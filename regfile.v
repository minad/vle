==> flow/design.v <==
module regfile
  #(parameter n = 32,
    parameter bits = 3)
   (input            clock,
    input 	     write_enable,
    input [bits-1:0] write_addr, read_addr,
    input [n-1:0]    write_data,
    output [n-1:0]   read_data);
   reg [n-1:0] file[2**bits-1:0];
   always @(posedge clock)
     if (write_enable)
       file[write_addr] <= write_data;
   assign read_data = file[read_addr];
endmodule  
# Tool chain data of regfile
# Tool output for the design above, in the order of the flow.
# Lines are those of the file above, counted from 1.
# Operators carry their Yosys type and port widths (W data, S select, Z words).
# A cell with n/a has no value.
# design
top_module,regfile
clk_port,clock
lib,sky130hd
pvt_corner,tt_025C_1v80

# Word level
# Yosys after proc, flatten, opt, wreduce and memory -nomap, before mapping. Enables and synchronous resets that opt folds into registers are not counted as muxes. Memory bits, and registers merged into a memory's read port (data or address), are not among the register bits. Print and check cells are not counted. Equal cells are merged and count once.
# Memory sizes are those after Yosys's memory passes, which may raise the word count (mostly to a power of two), join words into wider ones and drop unused or constant bits.
# classes
add_sub_neg,0
mux,3
n_reduce_logical,0
logic,0
n_cmp,0
n_eq,0
n_mul,0
div,0
shifts,0
# ops
operator,count
$mux W32,1
$mux W3,1
$mux W1,1
# bits
mem_bits_ro,0
clocked_rd_ports_x_width,0
ramBits,256
n_memories,1
ff_bits,0
latchBits,0
elab_cells,4
# mem_list
name,words,width,rd,write_ports,line_no,rtl
file,8,32,1,1,9,reg [n-1:0] file[2**bits-1:0];

# Depth
# Yosys ltp: most cells in a row. Word level: on the elaborated netlist, between registers, memories and ports. Mapped: between sequential cells and ports; inverters and the memories' decode and read muxes count.
# logic_depth
depth_word,1
abc_area,0
ltp_mapped,4
ltp_nobuf,2

# Netlist
# The flow's flattened synthesis, as Yosys stat reports it; memories are mapped. The netlist is that of the ABC_AREA named above (0 if unset); the other value can give another one.
# by_type
type,count,type_area_um2
sky130_fd_sc_hd__edfxtp_1,256,7.69E+03
sky130_fd_sc_hd__mux4_1,40,1.05E+03
sky130_fd_sc_hd__mux4_2,24,540.518
sky130_fd_sc_hd__mux2_2,32,360.346
sky130_fd_sc_hd__buf_6,7,78.826
sky130_fd_sc_hd__buf_2,6,30.029
sky130_fd_sc_hd__nor2_1,6,22.522
sky130_fd_sc_hd__nand2b_1,3,18.768
sky130_fd_sc_hd__buf_1,4,15.014
sky130_fd_sc_hd__nor3_1,2,10.01
sky130_fd_sc_hd__nand2_1,2,7.507
sky130_fd_sc_hd__clkbuf_1,1,3.754
# mapped
cell_count,383
yosys_area_um2,9825.7
ff_cells,256

# Timing after synthesis
# OpenSTA on the mapped netlist: ideal clock, no wires. The path of least setup slack (recovery checks aside). Input and output delay are each 20% of the period. Register names are those of the netlist, which keeps one name where synthesis merged equal registers.
# synth_timing
path_type,input to register
from,in write_addr[2]
to,mem file[0][0]
input_delay_ns,0.730
delay_ns,2.847
setup_ns,0.461
tclk_ns,3.65
launch_ns,0.730
setup_slack_ns,0.073
arrival_ns,3.116
path_stages,2
synth_period_reached_ns,3.577
# "delay_ns" = arrival - input delay + setup time.
# "path_stages" counts driving pins, that of a launching flip-flop among them; a cell with two outputs on the path counts twice.
# "synth_period_reached_ns" is the clock period less the worst setup slack; recovery checks do not enter. This is arithmetic on one report: input and output delays are still those of the set period (20% each).
# The rows between start and end are the longest chain of elaborated cells between them; the timing report does not say that the signal goes this way. Where chains are equally long, one stands for them.
# Each line given opens the expression or statement behind the cell; cells for indexed reads and writes are added by Yosys, which also makes memories of some case tables.
# synth_between
path_cell_list,sky130_fd_sc_hd__nand2b_1 > sky130_fd_sc_hd__nor3_1
elab_chain_len,1
# synth_rtl
item,line_no,rtl
from (decl),6,"input [bits-1:0] write_addr, read_addr,"
$mux W3,11,if (write_enable)
to (decl),9,reg [n-1:0] file[2**bits-1:0];

# Worst path after layout
# From the final timing report of flow run 1: the path of least setup slack in the routed layout; clock arrival at registers is part of the times.
# layout_timing
path_type,input to output
from,in read_addr[0]
to,out read_data[9]
tclk_ns,2.74
arrival_ns,1.87
launch_ns,0.55
setup_slack_ns,0.32
input_delay_ns,0.55
path_stages,6
# The rows between start and end are the longest chain of elaborated cells between them; the timing report does not say that the signal goes this way. Where chains are equally long, one stands for them.
# A memory read counts as a cell of the chain, while the word-level depth stops at memories.
# layout_between
path_cell_list,sky130_fd_sc_hd__buf_16 > sky130_fd_sc_hd__buf_16 > sky130_fd_sc_hd__buf_12 > sky130_fd_sc_hd__mux4_2 > sky130_fd_sc_hd__mux2_4 > sky130_fd_sc_hd__buf_6
elab_chain_len,1
# layout_rtl
item,line_no,rtl
from (decl),6,"input [bits-1:0] write_addr, read_addr,"
$mem_v2 Z8 W32,9,reg [n-1:0] file[2**bits-1:0];
to (decl),8,output [n-1:0]   read_data);

# Stored flow runs of regfile (2 of them; Yosys, OpenROAD, sky130hd). They differ in their settings and are not a sequence. Constraints: input delay and output delay 20% of the set period each, output load 0.01 pF.
# "period_less_ws_ns": clock period set for the run, less the worst setup slack. It is reckoned from that one timing run; input and output delays stay at 20% of the period that was set.
# "worst_path_time_ns" means the part of the period allowed to the worst setup path (the constraints hold back 20% at inputs and 20% at outputs) less its slack; where the path has registers, the arrival times of their clocks count too.
# By "fin_power_uw" is meant OpenSTA's value without simulated activity: inputs other than the clock are taken to toggle once in ten clock periods, and the tool carries that through the logic.
# Settings: n/a = not set for that run.
run,period_ns,CORE_UTILIZATION,SETUP_SLACK_MARGIN,PLACE_DENSITY_LB_ADDON,CELL_PAD_IN_SITES_GLOBAL_PLACEMENT,CELL_PAD_IN_SITES_DETAIL_PLACEMENT,GPL_TIMING_DRIVEN,GPL_ROUTABILITY_DRIVEN,CTS_CLUSTER_DIAMETER,SLEW_MARGIN,MIN_ROUTING_LAYER,CAP_MARGIN,CORE_MARGIN,MAX_ROUTING_LAYER,final_setup_tns_ns,fin_power_uw,yosys.chip_area_um2,setup_worst_slack_ns,period_less_ws_ns,worst_path_time_ns,critical_path_kind,post_route_stdcell_area_um2,dieArea_um2,utilization_pct
flow run 1,2.74,37,0.75,0.06,1,2,1,1,41,0,met1,20,2,n/a,0.000,9723,9825.7,0.322,2.418,1.32,input to output,12862.3,27875.6,49.4
flow run 2,4.2,43,1.19,0.07,n/a,n/a,0,n/a,n/a,10,n/a,20,2,met4,0.000,5428,9825.7,1.201,2.999,1.32,input to output,12209.2,24076.2,54.3
