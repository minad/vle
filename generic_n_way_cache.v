==> flow/design.v <==
module binenc
  #(parameter n = 32)
  (input [n-1:0]          in,
   output [$clog2(n)-1:0] out);
   wire [$clog2(n)-1:0] o[n:0];
   wire [n:0]      	found;
   assign o[n] = 0;
   assign found[n] = 0;
   assign out = o[0];
   generate
      genvar i;
      for (i = n - 1; i >= 0; i = i - 1)
	begin
	   assign found[i] = found[i+1] | in[i];
	   assign o[i] = o[i+1] | (in[i] & ~found[i+1] ? i : 0);
	end
   endgenerate
endmodule
module generic_n_way_cache #( 	parameter DATA_WIDTH=8,
				parameter ENTRIES=8,
				parameter WAYS=2,
				parameter ADDR_WIDTH=8)
				(
				input wire clk, rst, re, we,
				input wire [ADDR_WIDTH-1:0] read_addr, write_addr,
				input wire [DATA_WIDTH-1:0] in,
				output reg [DATA_WIDTH-1:0] out,
				output reg hit				
				);
	localparam SETS 	= ENTRIES/WAYS;
	localparam SET_WIDTH    = $clog2(SETS);
	localparam TAG_WIDTH	= ADDR_WIDTH-SET_WIDTH;
	localparam HISTORY_WIDTH = $clog2(WAYS);
	function cmp;
	input [TAG_WIDTH-1:0] a,b;
	begin
		cmp = a == b;
	end
	endfunction
	reg [WAYS-1:0] ram_valid [SETS-1:0];
	reg [WAYS*TAG_WIDTH-1:0] ram_tag [SETS-1:0];
	reg [WAYS*DATA_WIDTH-1:0] ram_data [SETS-1:0];
	reg [WAYS*HISTORY_WIDTH-1:0] ram_history [SETS-1:0];
	reg [WAYS-1:0] ram_valid_next [SETS-1:0];
	reg [WAYS*TAG_WIDTH-1:0] ram_tag_next [SETS-1:0];
	reg [WAYS*DATA_WIDTH-1:0] ram_data_next [SETS-1:0];
	reg [WAYS*HISTORY_WIDTH-1:0] ram_history_next [SETS-1:0];
	reg hit_next;
	reg [DATA_WIDTH-1:0] out_next;
	reg [TAG_WIDTH-1:0] read_tag, write_tag;
	reg [SET_WIDTH-1:0] read_set, write_set;
	reg [DATA_WIDTH-1:0] line_data [WAYS-1:0];
	reg [HISTORY_WIDTH-1:0] line_history [WAYS-1:0];
	reg [HISTORY_WIDTH-1:0] wrline_history [WAYS-1:0];
	reg [TAG_WIDTH-1:0] line_tag [WAYS-1:0];
	reg [WAYS-1:0] line_valid;
	reg [WAYS-1:0] wrline_valid;
	reg [WAYS-1:0] tag_hit_vect, wr_tag_hit_vect;
	reg [TAG_WIDTH-1:0] wrline_tag [WAYS-1:0];
	reg [$clog2(WAYS)-1:0] override_addr;
	wire [$clog2(WAYS)-1:0] read_mpx_addr, wr_hit_addr, invalid_entry_addr;
	reg [$clog2(WAYS)-1:0] true_write_addr;
	reg [DATA_WIDTH-1:0] out_wire;
	reg hit_wire, wr_hit_wire;
	reg [HISTORY_WIDTH-1:0] read_history, history_inc, minimum_history;
	reg read_history_full;
	reg [WAYS-1:0] hist_msb_vect;
	reg all_hist_msb;
	reg wrline_invalid_entry;
	integer i,j;
	always @* begin
		read_tag = read_addr[ADDR_WIDTH-1:SET_WIDTH];
		read_set = read_addr[SET_WIDTH-1:0];
		write_tag = write_addr[ADDR_WIDTH-1:SET_WIDTH];
		write_set = write_addr[SET_WIDTH-1:0];
		for (i=0; i<SETS; i=i+1) begin
			line_data[i][DATA_WIDTH-1:0] = ram_data[read_set][WAYS*DATA_WIDTH-1:0]>>(i*DATA_WIDTH);
			line_tag[i][TAG_WIDTH-1:0] = ram_tag[read_set][WAYS*TAG_WIDTH-1:0]>>(i*TAG_WIDTH);
			wrline_tag[i][TAG_WIDTH-1:0] = ram_tag[write_set][WAYS*TAG_WIDTH-1:0]>>(i*TAG_WIDTH);
			line_history[i][HISTORY_WIDTH-1:0] = ram_history[read_set][WAYS*HISTORY_WIDTH-1:0]>>(i*HISTORY_WIDTH);
			wrline_history[i][HISTORY_WIDTH-1:0] = ram_history[write_set][WAYS*HISTORY_WIDTH-1:0]>>(i*HISTORY_WIDTH);
			line_valid [i] = ram_valid[read_set][WAYS-1:0]>>i;
			wrline_valid [i] = ram_valid[write_set][WAYS-1:0]>>i;
			tag_hit_vect[i] = cmp(line_tag[i][TAG_WIDTH-1:0], read_tag[TAG_WIDTH-1:0])&line_valid[i];
			wr_tag_hit_vect[i] = cmp(wrline_tag[i][TAG_WIDTH-1:0], write_tag[TAG_WIDTH-1:0])&wrline_valid[i];
			hist_msb_vect[i] = line_history[i][HISTORY_WIDTH-1];
		end
		hit_wire = |tag_hit_vect[WAYS-1:0];
		wr_hit_wire = |wr_tag_hit_vect[WAYS-1:0];
		out_wire[DATA_WIDTH-1:0] = line_data[read_mpx_addr][DATA_WIDTH-1:0];
		read_history[HISTORY_WIDTH-1:0] = line_history[read_mpx_addr][HISTORY_WIDTH-1:0];
		read_history_full = &read_history;
		history_inc = read_history + (~read_history_full);	
		all_hist_msb = & hist_msb_vect; 	
		wrline_invalid_entry = ~(&wrline_valid);	
		if (wr_hit_wire)
			true_write_addr = wr_hit_addr;
		else if (wrline_invalid_entry)
			true_write_addr = invalid_entry_addr;
		else 
			true_write_addr = override_addr;
		override_addr = 'b0;
		minimum_history = 'b0;
	end
	binenc #(.n(WAYS)) get_read_mpx_addr (.in(tag_hit_vect), .out(read_mpx_addr)); 
	binenc #(.n(WAYS)) get_wr_hit_addr (.in(wr_tag_hit_vect), .out(wr_hit_addr));
	binenc #(.n(WAYS)) get_invalid_entry_addr (.in(~wrline_valid), .out(invalid_entry_addr));
	always @* begin
		for (j=0; j<SETS; j=j+1) begin
			ram_data_next[j][WAYS*DATA_WIDTH-1:0]= ram_data[j][WAYS*DATA_WIDTH-1:0];
			ram_valid_next[j][WAYS-1:0] = ram_valid[j][WAYS-1:0];
			ram_tag_next[j][WAYS*TAG_WIDTH-1:0] = ram_tag[j][WAYS*TAG_WIDTH-1:0];
			ram_history_next[j][WAYS*HISTORY_WIDTH-1:0] = ram_history[j][WAYS*HISTORY_WIDTH-1:0];
		end	
		if (we) begin
			for (j=0; j<DATA_WIDTH; j=j+1)
				ram_data_next[write_set][true_write_addr*DATA_WIDTH+j] = in[j];
			if (~wr_hit_wire) begin
				ram_valid_next[write_set][true_write_addr] = 1'b1;
				for (j=0; j<TAG_WIDTH; j=j+1)
					ram_tag_next[write_set][true_write_addr*TAG_WIDTH+j] = write_tag[j];
				for (j=0; j<HISTORY_WIDTH; j=j+1)
					ram_history_next[write_set][true_write_addr*HISTORY_WIDTH+j] = minimum_history[j];
			end 
		end 
		if (re) begin
			hit_next = hit_wire;
			out_next = hit_wire ? out_wire : 'b0;
			if (line_valid[read_mpx_addr]) for (j=0; j<HISTORY_WIDTH; j=j+1)
				ram_history_next[read_set][read_mpx_addr*HISTORY_WIDTH+j] =  history_inc[j];
			if (all_hist_msb) for (j=0; j<WAYS; j=j+1)
				ram_history_next[read_set][(j+1)*HISTORY_WIDTH] = 1'b0;
		end else begin
			hit_next = 'b0;
			out_next = 'b0;
		end	
	end
	always @(posedge clk, posedge rst) begin
		if (rst) begin
			hit <= 'b0;
			out <= 'b0;
			for (j=0; j<SETS; j=j+1) begin
				ram_valid[j][WAYS-1:0] <= 'b0;
				ram_data[j][WAYS*DATA_WIDTH-1:0] <= 'b0;
				ram_tag[j][WAYS*TAG_WIDTH-1:0] <= 'b0;
				ram_history[j][WAYS*HISTORY_WIDTH-1:0] <= 'b0;
			end
		end else begin
			for (j=0; j<SETS; j=j+1) begin
				ram_data[j][WAYS*DATA_WIDTH-1:0] <= ram_data_next[j][WAYS*DATA_WIDTH-1:0];
				ram_valid[j][WAYS-1:0] <= ram_valid_next[j][WAYS-1:0];
				ram_tag[j][WAYS*TAG_WIDTH-1:0] <= ram_tag_next[j][WAYS*TAG_WIDTH-1:0];
				ram_history[j][WAYS*HISTORY_WIDTH-1:0] <= ram_history_next[j][WAYS*HISTORY_WIDTH-1:0];
			end
			hit <= hit_next;
			out[DATA_WIDTH-1:0] <= out_next[DATA_WIDTH-1:0];
		end
	end	
endmodule
[From RTL to reports: generic_n_way_cache]
What the tools print for generic_n_way_cache, step after step.
Lines are those of the file above, counted from 1.
Operators: Yosys type, input widths -> output width; for muxes data width and select width s.
Cell names lack the library's common part.
Not given: --
Design
  design top: generic_n_way_cache
  clock input: clk
  library: sky130hd
  timing corner: tt_025C_1v80

[Elaborated design]
Counts by Yosys on the flattened word-level netlist (proc, flatten, opt, wreduce). Print and check cells are left out. Cells with the same type and inputs are merged into one.
Storage and ports
  bits in registers: 129
  latch bits: 0
  RAM bits: 0
  memory bits (read-only): 0
  word width x clocked read ports: 0
  memories kept: 0
  input port bits: 28
Cells by class
  add/sub/neg operators: 12
  multipliers: 1
  divide/modulo/power cells: 0
  magnitude comparators: 0
  equal/unequal tests: 183
  shifts and indexed selects: 0
  multiplexer cells: 811
  bitwise gates (word level): 12
  reduce/logical cells: 32
Operator list (count)
  $mux 1: 728
  $eq 32x3->1 const B: 16
  $eq 32x4->1 const B: 16
  $logic_not 32->1: 14
  $mux 16: 24
  $pmux 16 s2: 11
  $eq 5x4->1 const B: 60
  $eq 32x2->1 const B: 8
  $mux 12: 20
  $pmux 12 s2: 8
  $eq 5x3->1 const B: 32
  $eq 32x1->1 const B: 4
  $pmux 12 s4: 2
  $eq 5x2->1 const B: 16
  $add 32x2->32 const B: 2
  $pmux 16 s4: 1
  $mux 11: 4
  $eq 5x1->1 const B: 8
  $mux 9: 4
  $add 32x1->32 const B: 1
  $add 32x3->32 const B: 1
  $reduce_and 4->1: 8
  $add 4x3->5 const B: 5
  $eq 6x6->1: 4
  $ne 2x2->1 const B: 8
  $pmux 8 s2: 1
  $pmux 2 s4: 2
  $mux 8: 2
Not listed: further kinds 16, cells in them 41.

[Depth]
Longest topological path by Yosys (ltp), each cell counted once; first at word level (registers and memories cut), then after technology mapping (sequential cells cut; the memories' decode and read muxes count).
Logic depth
  depth after elaboration: 25
  ABC_AREA: 0
  gate-level depth with buffers: 9

[Synthesis result]
Source: synth_stat.txt of the flow (Yosys; design flattened, memories mapped). It holds for the ABC_AREA given above (unset counts as 0); a run with the other value may have another netlist.
Cells by type
  dfrtp_1: count 129, area in all 3.23E+03 um^2
  mux2_2: count 113, area in all 1272.47 um^2
  mux4_2: count 41, area in all 923.386 um^2
  xnor2_1: count 17, area in all 148.893 um^2
  nand4_1: count 10, area in all 62.56 um^2
  xor2_1: count 7, area in all 61.309 um^2
  nand2_1: count 15, area in all 56.304 um^2
  mux2i_1: count 5, area in all 50.048 um^2
  clkbuf_1: count 13, area in all 48.797 um^2
  o21ai_4: count 3, area in all 48.797 um^2
  buf_2: count 7, area in all 35.034 um^2
  o21ai_0: count 7, area in all 35.034 um^2
  and4_1: count 3, area in all 26.275 um^2
  nand2b_1: count 4, area in all 25.024 um^2
  or2_2: count 4, area in all 25.024 um^2
  buf_6: count 2, area in all 22.522 um^2
  nor4_4: count 1, area in all 21.27 um^2
  nor3b_4: count 1, area in all 18.768 um^2
Other cell types: 24; their cells: 30.
Synthesis totals
  cells in the netlist: 412
  chip area (Yosys): 6322.3 um^2
  sequential part of the area: 3228.1 um^2
  flip-flops: 129
  buffer cells: 25
By module: a second synthesis without flattening, with its own total; a netlist apart from the flattened one above.
Second synthesis, totals
  cell total of the unflattened synthesis: 406
  area (unflattened synthesis): 6466.2 um^2
Each row is one instance without its submodules.
By module
  generic_n_way_cache: times used 1, cells 403, area 6443.7 um^2
  binenc #(n=2): times used 3, cells 1, area 7.5 um^2

[Timing after synthesis]
Path of least setup slack by OpenSTA after synthesis, without wires, with an ideal clock, recovery checks aside; 20% of the period is set as input and as output delay. Where synthesis merged equal registers, the netlist keeps one of their names.
Timing post-synthesis
  path type: input port to flip-flop
  start: in write_addr[1]
  end: reg ram_data[1][0]
  period: 5.38 ns
  library setup time: 0.125 ns
  launch time at the first pin: 1.076 ns
  arrival: 3.111 ns
  data required time: 5.255 ns
  setup slack: 2.144 ns
  delay of the path: 2.160 ns
  stages: 8
  path buffers: 2
  synthesis period reached: 3.236 ns
"delay of the path" is the arrival time less input delay plus setup time.
"stages": output pins that drive a net of the path, with the launching flip-flop's if there is one; two outputs of one cell count as two.
"synthesis period reached" = period - worst setup slack (recovery checks aside). The figure is calculated, with input and output delays left at 20% of the set period.
Between the ends stands the longest chain of elaborated cells between them, by number of cells; it is not shown to be the way that was timed. Of several equally long chains one is given.
Each line given opens the expression or statement behind the cell; cells for indexed reads and writes are added by Yosys, which also makes memories of some case tables.
On the way, post-synthesis
  cell sequence: buf_6 > mux4_2 > xor2_1 > nor3_2 > a21oi_2 > buf_6 > nor3_4 > mux2_2
  cells in the longest elaborated chain: 25
Ends and longest elaborated chain, post-synthesis
  start, declared: RTL line 25  | input wire [ADDR_WIDTH-1:0] read_addr, write_addr,
  $eq 2x2->1: RTL line 83  | wrline_valid [i] = ram_valid[write_set][WAYS-1:0]>>i;
  $pmux 2 s4: RTL line 83
  $not 2->2: RTL line 107  | binenc #(.n(WAYS)) get_invalid_entry_addr (.in(~wrline_valid), .out(invalid_entry_addr));
  $mux 1: RTL line 15  | assign o[i] = o[i+1] | (in[i] & ~found[i+1] ? i : 0);
  $mux 1: RTL line 98  | else if (wrline_invalid_entry)
  $mux 1: RTL line 96  | if (wr_hit_wire)
  $logic_not 32->1: RTL line 117  | ram_data_next[write_set][true_write_addr*DATA_WIDTH+j] = in[j];
  (+11 left out)
  $mux 16: RTL line 117
  $mux 1: RTL line 117
  $mux 16: RTL line 117
  $mux 1: RTL line 117
  $mux 16: RTL line 117
  $mux 1: RTL line 117
  $pmux 16 s2: RTL line 117
  end, assigned: RTL line 144  | ram_data[j][WAYS*DATA_WIDTH-1:0] <= 'b0;
  end, assigned: RTL line 150  | ram_data[j][WAYS*DATA_WIDTH-1:0] <= ram_data_next[j][WAYS*DATA_WIDTH-1:0];
  end, declared: RTL line 42  | reg [WAYS*DATA_WIDTH-1:0] ram_data [SETS-1:0];

[Path in the finished layout]
Path of least setup slack in the final report of flow run A (OpenROAD, finished layout, wires in). Where an end is a register, its clock arrival counts in the times.
Timing after layout
  path type: input port to flip-flop
  start: in write_addr[0]
  end: reg ram_data[1][7]
  period: 4.82 ns
  library setup time: 0.11 ns
  launch time at the first pin: 0.96 ns
  arrival: 3.98 ns
  data required time: 5.12 ns
  setup slack: 1.13 ns
  stages: 8
  path buffers: 2
Between the ends stands the longest chain of elaborated cells between them, by number of cells; it is not shown to be the way that was timed. Of several equally long chains one is given.
On the way, after layout
  cell sequence: clkdlybuf4s50_1 > buf_4 > mux4_2 > nand4_1 > nand4b_1 > inv_2 > nor3_4 > mux2_2
  cells in the longest elaborated chain: 24
Ends and longest elaborated chain, after layout
  start, declared: RTL line 25  | input wire [ADDR_WIDTH-1:0] read_addr, write_addr,
  $eq 2x2->1: RTL line 83  | wrline_valid [i] = ram_valid[write_set][WAYS-1:0]>>i;
  $pmux 2 s4: RTL line 83
  $not 2->2: RTL line 107  | binenc #(.n(WAYS)) get_invalid_entry_addr (.in(~wrline_valid), .out(invalid_entry_addr));
  $mux 1: RTL line 15  | assign o[i] = o[i+1] | (in[i] & ~found[i+1] ? i : 0);
  $mux 1: RTL line 98  | else if (wrline_invalid_entry)
  $mux 1: RTL line 96  | if (wr_hit_wire)
  $add 4x1->5: RTL line 117  | ram_data_next[write_set][true_write_addr*DATA_WIDTH+j] = in[j];
  (+10 left out)
  $mux 16: RTL line 117
  $mux 1: RTL line 117
  $mux 16: RTL line 117
  $mux 1: RTL line 117
  $mux 16: RTL line 117
  $mux 1: RTL line 117
  $pmux 16 s2: RTL line 117
  end, assigned: RTL line 144  | ram_data[j][WAYS*DATA_WIDTH-1:0] <= 'b0;
  end, assigned: RTL line 150  | ram_data[j][WAYS*DATA_WIDTH-1:0] <= ram_data_next[j][WAYS*DATA_WIDTH-1:0];
  end, declared: RTL line 42  | reg [WAYS*DATA_WIDTH-1:0] ram_data [SETS-1:0];

Wiki page: generic_n_way_cache / flow data

Stored flow runs of generic_n_way_cache (2 of them; Yosys, OpenROAD, sky130hd). They differ in their settings and are not a sequence. Constraints: input delay and output delay 20% of the set period each, output load 0.01 pF.
"achieved clock period (ns)" means the clock period less the worst setup slack. The figure is calculated, with input and output delays left at 20% of the set period.
"worst setup path time (ns)" means the part of the period allowed to the worst setup path (the constraints hold back 20% at inputs and 20% at outputs) less its slack; where the path has registers, the arrival times of their clocks count too.
"finish__power__total": no workload was simulated; the value follows from the tool's default switching activity.

settings of flow run A
{
  "period_ns": 4.82,
  "CORE_UTILIZATION": 21,
  "SETUP_SLACK_MARGIN": 0.64,
  "PLACE_DENSITY_LB_ADDON": 0.18,
  "CORE_ASPECT_RATIO": 1.71,
  "CORE_MARGIN": 4,
  "CELL_PAD_IN_SITES_GLOBAL_PLACEMENT": 2,
  "CELL_PAD_IN_SITES_DETAIL_PLACEMENT": 0,
  "TNS_END_PERCENT": 90,
  "GPL_ROUTABILITY_DRIVEN": 1,
  "CTS_CLUSTER_SIZE": 49,
  "MAX_ROUTING_LAYER": "met5",
  "CAP_MARGIN": 20,
  "SLEW_MARGIN": 20
}
report of flow run A
yosys chip area after synthesis (um^2): 6322.3
finish__design__die__area: 33046.2
finish__design__instance__area__stdcell: 7723.7
finish__design__instance__utilization: 0.2614
finish__timing__setup__ws: 1.135
finish__timing__setup__tns: 0.000
finish__timing__hold__ws: 0.482
finish__power__total: 4.224e-03
achieved clock period (ns): 3.685
worst setup path time (ns): 2.72
worst setup path kind: input port to flip-flop

settings of flow run B
{
  "period_ns": 4.68,
  "CORE_UTILIZATION": 55,
  "PLACE_DENSITY": 0.49,
  "CORE_MARGIN": 5,
  "GPL_TIMING_DRIVEN": 0,
  "CAP_MARGIN": 35,
  "SLEW_MARGIN": 20
}
report of flow run B
yosys chip area after synthesis (um^2): 6322.3
finish__design__die__area: 13739.4
finish__design__instance__area__stdcell: 7343.3
finish__design__instance__utilization: 0.6487
finish__timing__setup__ws: 0.951
finish__timing__setup__tns: 0.000
finish__timing__hold__ws: 0.496
finish__power__total: 4.100e-03
achieved clock period (ns): 3.729
worst setup path time (ns): 2.79
worst setup path kind: input port to flip-flop
